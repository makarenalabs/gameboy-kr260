==> flow/design.v <==
`timescale 1ns / 1ps
module pmod_audio (
	input wire clk,      
	input wire [15:0] sample,        
	output wire output_pmod
);
reg [8:0] counter = 0;
reg [15:0] audio_latched = 0;
reg aud_pwm;
assign output_pmod = aud_pwm;
always @(posedge clk) begin
    if (counter == 0)
        audio_latched <= sample;
    if (counter < 1 || ({counter,7'b0} < audio_latched && counter < 511) )
        aud_pwm <= 1;
    else
        aud_pwm <= 0;
    counter <= counter + 1;
end
endmodule
## Tool chain data of pmod_audio

What the tools print for pmod_audio, step after step.
Lines are those of the file above, counted from 1.
Library cell names are shortened.
A cell with -- has no value.

| set-up | value |
|---|---|
| top | pmod_audio |
| clock | clk |
| standard-cell library | sky130hd |
| corner | tt_025C_1v80 |

## After elaboration

Yosys after proc, flatten, opt, wreduce and memory -nomap, before mapping. Enables and synchronous resets that opt folds into registers are not counted as muxes. Memory bits, and registers merged into a memory's read port (data or address), are not among the register bits. Print and check cells are not counted. Equal cells are merged and count once.

| bit counts | value |
|---|---|
| register bits | 26 |
| output and inout bits | 1 |
| elaborated cells | 11 |

| operators by class | value |
|---|---|
| add/sub/neg operators | 1 |
| order comparisons | 3 |
| multiplexer cells | 1 |
| reduce/logical cells | 3 |

Operator list:

| operator | number |
|---|---|
| < comparator 16 bit | 1 |
| adder 9 x 1 -> 9 bit (second input constant) | 1 |
| < comparator 9 x 1 -> 1 bit (second input constant) | 1 |
| < comparator 9 bit (second input constant) | 1 |
| zero test 9 bit | 1 |
| logical AND 1 bit | 1 |
| logical OR 1 bit | 1 |
| 2-to-1 mux 1 bit | 1 |

## Longest topological paths

Longest topological path by Yosys (ltp), each cell counted once; first at word level (registers and memories cut), then after technology mapping (sequential cells cut; the memories' decode and read muxes count).

| depth | value |
|---|---|
| depth in word-level cells | 4 |
| ABC_AREA | 0 |
| gate-level depth with buffers | 6 |

## Synthesis result

The flow's flattened synthesis, as Yosys stat reports it; memories are mapped. The netlist is that of the ABC_AREA named above (0 if unset); the other value can give another one.

Cells by type:

| cell | number | area in all (µm²) |
|---|---|---|
| edfxtp_1 | 16 | 480.461 |
| dfxtp_1 | 10 | 200.192 |
| ha_1 | 11 | 137.632 |
| inv_1 | 12 | 45.043 |
| xnor2_1 | 5 | 43.792 |
| nand3_1 | 6 | 30.029 |
| nand4_1 | 4 | 25.024 |
| and3_1 | 3 | 18.768 |
| xor2_1 | 2 | 17.517 |
| o32ai_2 | 1 | 16.266 |
| a21oi_1 | 3 | 15.014 |
| nor4b_2 | 1 | 15.014 |
| nor4_2 | 1 | 12.512 |
| nand2_1 | 3 | 11.261 |
| a211o_1 | 1 | 8.758 |
| o32ai_1 | 1 | 8.758 |
| a21o_1 | 1 | 7.507 |
| nor2_1 | 2 | 7.507 |

Not listed: further types 3, cells in them 3.

| synthesis totals | value |
|---|---|
| mapped cells | 86 |
| cell area after synthesis | 1118.6 µm² |
| area of sequential cells | 680.7 µm² |
| flip-flops | 26 |
| buffers | 0 |

## Timing after synthesis

Path of least setup slack by OpenSTA after synthesis, without wires, with an ideal clock, recovery checks aside; 20% of the period is set as input and as output delay. Where synthesis merged equal registers, the netlist keeps one of their names.

| timing after synthesis | value |
|---|---|
| path kind | register to register |
| from | reg counter[3] |
| to | reg audio_latched[0] |
| clock period | 1.68 ns |
| library setup time | 0.374 ns |
| time at the first pin | 0.000 ns |
| arrival time | 1.175 ns |
| required time | 1.306 ns |
| setup slack | 0.131 ns |
| path delay | 1.549 ns |
| stages | 3 |
| buffers on the path | 0 |
| synthesis period reached | 1.549 ns |

"path delay" = arrival - input delay + setup time.
"stages" counts driving pins, that of a launching flip-flop among them; a cell with two outputs on the path counts twice.
"synthesis period reached" is the clock period less the worst setup slack; recovery checks do not enter. This is arithmetic on one report: input and output delays are still those of the set period (20% each).
The rows between start and end are the longest chain of elaborated cells between them; the timing report does not say that the signal goes this way. Where chains are equally long, one stands for them.
A line is the first line of the expression or statement that the cell stems from. Yosys adds cells for indexed reads and writes and turns some case tables into memories.

| on the way, after synthesis | value |
|---|---|
| cells stage by stage | dfxtp_1 > nor4_1 > and3_1 |
| length of the longest elaborated chain | 1 |
| elaborated cells between the ends (all ways) | 1 |

RTL lines, path after synthesis:

| item | line | source |
|---|---|---|
| start: declaration | 7 | `reg [8:0] counter = 0;` |
| start: assignment | 18 | `counter <= counter + 1;` |
| zero test 9 bit | 12 | `if (counter == 0)` |
| end: assignment | 13 | `audio_latched <= sample;` |
| end: declaration | 8 | `reg [15:0] audio_latched = 0;` |

## Worst path after layout

Path of least setup slack in the final report of job 1 (OpenROAD, finished layout, wires in). Where an end is a register, its clock arrival counts in the times.

| timing after layout | value |
|---|---|
| path kind | register to register |
| from | reg counter[3] |
| to | reg audio_latched[8] |
| clock period | 2.65 ns |
| library setup time | 0.35 ns |
| time at the first pin | 0.30 ns |
| arrival time | 1.69 ns |
| required time | 2.61 ns |
| setup slack | 0.92 ns |
| stages | 3 |
| buffers on the path | 0 |

The rows between start and end are the longest chain of elaborated cells between them; the timing report does not say that the signal goes this way. Where chains are equally long, one stands for them.

| on the way, after layout | value |
|---|---|
| cells stage by stage | dfxtp_1 > nor4_1 > and3_1 |
| length of the longest elaborated chain | 1 |
| elaborated cells between the ends (all ways) | 1 |

RTL lines, path after layout:

| item | line | source |
|---|---|---|
| start: declaration | 7 | `reg [8:0] counter = 0;` |
| start: assignment | 18 | `counter <= counter + 1;` |
| zero test 9 bit | 12 | `if (counter == 0)` |
| end: assignment | 13 | `audio_latched <= sample;` |
| end: declaration | 8 | `reg [15:0] audio_latched = 0;` |

Measured data: module pmod_audio, platform sky130hd, 2 stored runs of the flow under differing settings, order arbitrary. Input and output delays are each 20% of the period that was set; the output load is 0.01 pF.
By "clock period achieved" is meant the clock period of the run minus its worst setup slack. This is arithmetic on one report: input and output delays are still those of the set period (20% each).
By "time used up by the worst setup path" is meant the share of the clock period that the worst setup path is allowed (20% is reserved at inputs, 20% at outputs), minus its slack. Clock arrival times at its registers enter into it.
"total power after layout": no workload was simulated; the value follows from the tool's default switching activity.

#### Job 1

| setting | value |
|---|---|
| period_ns | `2.65` |
| CORE_UTILIZATION | `56` |
| SETUP_SLACK_MARGIN | `0.07` |
| PLACE_DENSITY | `0.74` |
| CORE_MARGIN | `2` |
| ABC_AREA | `0` |
| GPL_TIMING_DRIVEN | `0` |
| GPL_ROUTABILITY_DRIVEN | `1` |
| CAP_MARGIN | `25` |
| MAX_ROUTING_LAYER | `met5` |
| SLEW_MARGIN | `20` |

| result | value |
|---|---|
| final design utilization | 70.2 % |
| time used up by the worst setup path | 1.73 ns |
| worst setup path kind | register to register |
| total power after layout | 0.6132 mW |
| clock period achieved | 1.732 ns |
| standard-cell area after routing | 1348.8 µm² |
| area of the die | 2370.7 µm² |
| worst setup slack after layout | 0.918 ns |
| chip area after synthesis (Yosys) | 1118.6 µm² |
| final worst hold slack | 0.533 ns |
| summed negative setup slack | 0.000 ns |

#### Job 2

| setting | value |
|---|---|
| period_ns | `1.74` |
| CORE_UTILIZATION | `70` |
| SETUP_SLACK_MARGIN | `0.47` |
| ABC_AREA | `1` |
| GPL_ROUTABILITY_DRIVEN | `1` |
| CTS_CLUSTER_SIZE | `22` |
| SLEW_MARGIN | `10` |
| CAP_MARGIN | `20` |
| CORE_MARGIN | `2` |

Stopped before the end: clock tree synthesis reported DPL-0038.
