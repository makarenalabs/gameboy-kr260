==> flow/design.v <==
`default_nettype none
module vga_timing(
    input wire clk,
    input wire rst,
    output reg hs,
    output reg vs,
    input wire vsi,
    output wire [10:0] x,
    output wire [10:0] y,
    output wire [7:0] gb_x,
    output wire [7:0] gb_y,
    output wire gb_en,
    output wire gb_grid,
    output reg enable
    );
    parameter H_FRONT   = 18;  
    parameter H_SYNC    = 96;  
    parameter H_BACK    = 38;  
    parameter H_ACT     = 640; 
    parameter H_BLANK = H_FRONT+H_SYNC+H_BACK;  
    parameter H_TOTAL = H_FRONT+H_SYNC+H_BACK+H_ACT;  
    parameter V_FRONT   = 10;  
    parameter V_SYNC    = 2;   
    parameter V_BACK    = 33;  
    parameter V_ACT     = 480; 
    parameter V_BLANK = V_FRONT+V_SYNC+V_BACK;  
    parameter V_TOTAL = V_FRONT+V_SYNC+V_BACK+V_ACT;  
    reg [10:0] h_count;
    reg [10:0] v_count;
    reg [2:0] h_div;
    reg [2:0] v_div;
    reg [7:0] gb_x_count;
    reg [7:0] gb_y_count;
    reg gb_x_grid;
    reg gb_y_grid;
    reg vsi_last;
    wire reset = vsi | rst;
    always @(posedge clk, posedge reset) begin
        if(reset) begin
            h_count <= 0;
            h_div <= 0;
            gb_x_count <= 0;
            gb_x_grid <= 0;
        end
        else begin
            if(h_count == H_TOTAL - 1) begin
                h_count <= 0;
                gb_x_count <= 0;
                h_div <= 2'b00;
            end 
            else begin
                h_count <= h_count + 1'b1;
                if (h_div == 2'b10) begin
                    h_div <= 2'b00;
                    gb_x_count <= gb_x_count + 1'b1;
                    gb_x_grid <= 1'b1;
                end
                else begin
                    gb_x_grid <= 1'b0;
                    h_div <= h_div + 1'b1;
                end
            end
        end
    end
    always @(posedge clk, posedge reset) begin
        if(reset) begin
            hs <= 1;
            v_count <= 0;
            v_div <= 2'b01;
            gb_y_count <= 0;
            vs <= 1;
        end
        else begin   
            if(h_count == H_FRONT - 1)
                hs <= 1'b0;
            else 
            if(h_count == H_FRONT + H_SYNC - 1) begin
                hs <= 1'b1;
                if(v_count == V_TOTAL - 1) begin
                    v_count <= 0;
                    gb_y_count <= 0;
                    v_div <= 2'b01;
                end 
                else begin
                    v_count <= v_count + 1'b1;
                    if (v_div == 2'b10) begin
                        v_div <= 2'b00;
                        gb_y_grid <= 1'b1;
                        gb_y_count <= gb_y_count + 1'b1;
                    end
                    else begin
                        gb_y_grid <= 1'b0;
                        v_div <= v_div + 1'b1;
                    end
                end
                if((v_count == V_FRONT - 1))
                    vs <= 1'b0;
                else if((v_count == V_FRONT + V_SYNC - 1))
                    vs <= 1'b1;
            end
        end 
    end
    assign x = (h_count >= H_BLANK) ? (h_count - H_BLANK) : 11'h0;
    assign y = (v_count >= V_BLANK) ? (v_count - V_BLANK) : 11'h0;
    wire gb_x_valid = (x > 11'd78)&&(x <= 11'd558);
    wire gb_y_valid = (y >= 11'd24)&&(y < 11'd456);
    assign gb_en = (gb_x_valid)&&(gb_y_valid);
    assign gb_grid = (gb_x_grid)||(gb_y_grid);
    assign gb_x = (gb_en) ? (gb_x_count - 8'd77) : (8'h0);
    assign gb_y = (gb_y_valid) ? (gb_y_count - 8'd23) : (8'h0);  
    wire enable_early = (((h_count >= H_BLANK) && (h_count < H_TOTAL))&&
                                     ((v_count >= V_BLANK) && (v_count < V_TOTAL)));     
    reg enable_delay;
    always @(posedge clk) begin
        enable <= enable_delay;
        enable_delay <= enable_early;
    end
endmodule
== Step by step through the tools: vga_timing ==
Tool output for the design above, in the order of the flow.
Line numbers count from 1 in the design file above.
Operators: Yosys type, input widths -> output width; for muxes data width and select width s.
Cell names lack the library's common part.
Not given: -

* Top: vga_timing
* Clock: clk
* Standard-cell library: sky130hd
* Library corner: tt_025C_1v80

== Word level ==
Source: Yosys, flattened and elaborated, memories not mapped. Widths are those after wreduce. Registers that Yosys merges into a memory's read port (data or address) are not register bits. Print and check cells do not count. Equal cells are merged and count once.

* Elaborated cells: 77
* Flip-flop bits (word level): 50
* Input bits: 3
* Output and inout bits: 43

* Eq/ne operators: 8
* $lt $le $gt $ge: 8
* Multiplexer cells: 20
* Add/subtract/negate cells: 10
* Reductions and logical operators: 15
* Bitwise gates (word level): 4

{| class="wikitable"
|+ Operators by type and width
! kind !! number
|-
| $mux 8 || 6
|-
| $mux 11 || 4
|-
| $add 11x1->11 const B || 2
|-
| $lt 11x10->1 const B || 2
|-
| $eq 11x10->1 const B || 2
|-
| $eq 11x4->1 const B || 2
|-
| $add 8x1->8 const B || 2
|-
| $mux 3 || 4
|-
| $le 11x10->1 const B || 1
|-
| $ge 11x5->1 const B || 1
|-
| $eq 11x5->1 const B || 1
|-
| $sub 11x6->11 const B || 1
|-
| $ge 11x6->1 const B || 1
|-
| $gt 11x7->1 const B || 1
|-
| $eq 11x7->1 const B || 1
|-
| $sub 11x8->11 const B || 1
|-
| $ge 11x8->1 const B || 1
|-
| $lt 11x9->1 const B || 1
|-
| $reduce_bool 2->1 || 4
|-
| $sub 8x5->8 const B || 1
|-
| $sub 8x7->8 const B || 1
|-
| $logic_and 1x1->1 || 6
|-
| $add 3x1->3 const B || 2
|-
| $eq 3x2->1 const B || 2
|-
| $reduce_and 3->1 || 2
|-
| $mux 1 || 6
|-
| $reduce_and 4->1 || 1
|-
| $not 1->1 || 3
|}

Other operator kinds: 3; their cells: 3.

== Longest topological paths ==
Depth = most cells in a row (Yosys ltp): at word level without a register or memory, in the mapped netlist without a sequential cell, where the memories' decode and read muxes count.

* Word-level depth: 6
* ABC_AREA: 0
* Depth in mapped cells: 12
* Gate-level depth less buffers: 8

== Mapped cells and area ==
Source: synth_stat.txt of the flow (Yosys; design flattened, memories mapped). It holds for the ABC_AREA given above (unset counts as 0); a run with the other value may have another netlist.

* Buffers: 36
* Mapped area: 3664.8 um^2
* Mapped flip-flops: 50
* Sequential part of the area: 1249.9 um^2
* Cell count: 431

{| class="wikitable"
|+ Cell types
! cell type !! number !! total area (um^2)
|-
| dfrtp_1 || 44 || 1.1E+03
|-
| xnor2_1 || 24 || 210.202
|-
| nor2_1 || 54 || 202.694
|-
| xor2_1 || 20 || 175.168
|-
| o21ai_0 || 29 || 145.139
|-
| ha_1 || 11 || 137.632
|-
| nand2_1 || 32 || 120.115
|-
| a21oi_1 || 20 || 100.096
|-
| nand3_1 || 16 || 80.077
|-
| dfstp_2 || 3 || 78.826
|-
| clkbuf_1 || 19 || 71.318
|-
| nor3_2 || 7 || 70.067
|-
| nor4_4 || 3 || 63.811
|-
| buf_2 || 12 || 60.058
|-
| nor4_1 || 9 || 56.304
|-
| nor3_1 || 11 || 55.053
|-
| nor2b_1 || 8 || 50.048
|-
| inv_1 || 13 || 48.797
|}

Other cell types: 55; their cells: 96.

== Worst setup path after synthesis ==
Path of least setup slack by OpenSTA after synthesis, without wires, with an ideal clock, recovery checks aside; 20% of the period is set as input and as output delay. Where synthesis merged equal registers, the netlist keeps one of their names.

* Kind: register -> output
* Start: register v_count[0]
* End: output port gb_y[6]
* Slack: 0.515 ns
* Data arrival time: 2.237 ns
* Launch time at the first pin: 0.000 ns
* Path delay: 2.237 ns
* Clock period: 3.44 ns
* Stages: 11
* Buffers on the path: 3
* Output delay: 0.688 ns
* Required time: 2.752 ns
* Period reached after synthesis: 2.925 ns

"path delay" = arrival - input delay + setup time.
At an output port there is no setup time.
"stages": output pins that drive a net of the path, with the launching flip-flop's if there is one; two outputs of one cell count as two.
"period reached after synthesis" is the clock period less the worst setup slack; recovery checks do not enter. This is arithmetic on one report: input and output delays are still those of the set period (20% each).
The rows between start and end are the longest chain of elaborated cells between them; the timing report does not say that the signal goes this way. Where chains are equally long, one stands for them.
Each line given opens the expression or statement behind the cell; cells for indexed reads and writes are added by Yosys, which also makes memories of some case tables.
At most two assigning lines are given for a register; there are more.

* Path through: dfrtp_1 > buf_2 > inv_1 > ha_1 > buf_2 > o2111ai_1 > xor2_1 > a2111o_1 > mux2i_4 > buf_6 > nor3_1
* Cells in the longest elaborated chain: 5
* Elaborated cells between the ends (all ways): 7
* Classes of those cells: 1 x add/sub; 3 x compare; 2 x mux; 1 x reduce/logical

{| class="wikitable"
|+ RTL lines, path after synthesis
! element !! line !! RTL
|-
| start, declared || 29 || <nowiki>reg [10:0] v_count;</nowiki>
|-
| start, assigned || 68 || <nowiki>v_count <= 0;</nowiki>
|-
| start, assigned || 85 || <nowiki>v_count <= v_count + 1'b1;</nowiki>
|-
| $sub 11x6->11 || 104 || <nowiki>assign y = (v_count >= V_BLANK) ? (v_count - V_BLANK) : 11'h0;</nowiki>
|-
| $mux 11 || 104 ||
|-
| $ge 11x5->1 || 106 || <nowiki>wire gb_y_valid = (y >= 11'd24)&&(y < 11'd456);</nowiki>
|-
| $logic_and 1x1->1 || 106 ||
|-
| $mux 8 || 110 || <nowiki>assign gb_y = (gb_y_valid) ? (gb_y_count - 8'd23) : (8'h0);</nowiki>
|-
| end, declared || 11 || <nowiki>output wire [7:0] gb_y,</nowiki>
|}

## Implementation results

Stored flow runs of vga_timing (2 of them; Yosys, OpenROAD, sky130hd). They differ in their settings and are not a sequence. Constraints: input delay and output delay 20% of the set period each, output load 0.01 pF.

=== Run 1 ===
{| class="wikitable"
! Setting !! Value
|-
| period_ns || 2.37
|-
| CORE_UTILIZATION || 66
|-
| SETUP_SLACK_MARGIN || 0.02
|-
| CORE_MARGIN || 7
|-
| CTS_CLUSTER_SIZE || 73
|-
| CAP_MARGIN || 20
|-
| SLEW_MARGIN || 20
|}
Incomplete, placement halted on DPL-0033.

=== Run 2 ===
{| class="wikitable"
! Setting !! Value
|-
| period_ns || 5.16
|-
| CORE_UTILIZATION || 58
|-
| SETUP_SLACK_MARGIN || 1.1
|-
| PLACE_DENSITY || 0.64
|-
| CORE_MARGIN || 9
|-
| CELL_PAD_IN_SITES_GLOBAL_PLACEMENT || 2
|-
| GPL_ROUTABILITY_DRIVEN || 1
|-
| CTS_CLUSTER_SIZE || 74
|-
| MIN_ROUTING_LAYER || met2
|-
| MAX_ROUTING_LAYER || met4
|-
| CAP_MARGIN || 20
|-
| SLEW_MARGIN || 20
|}
Incomplete, placement halted on GPL-0301.
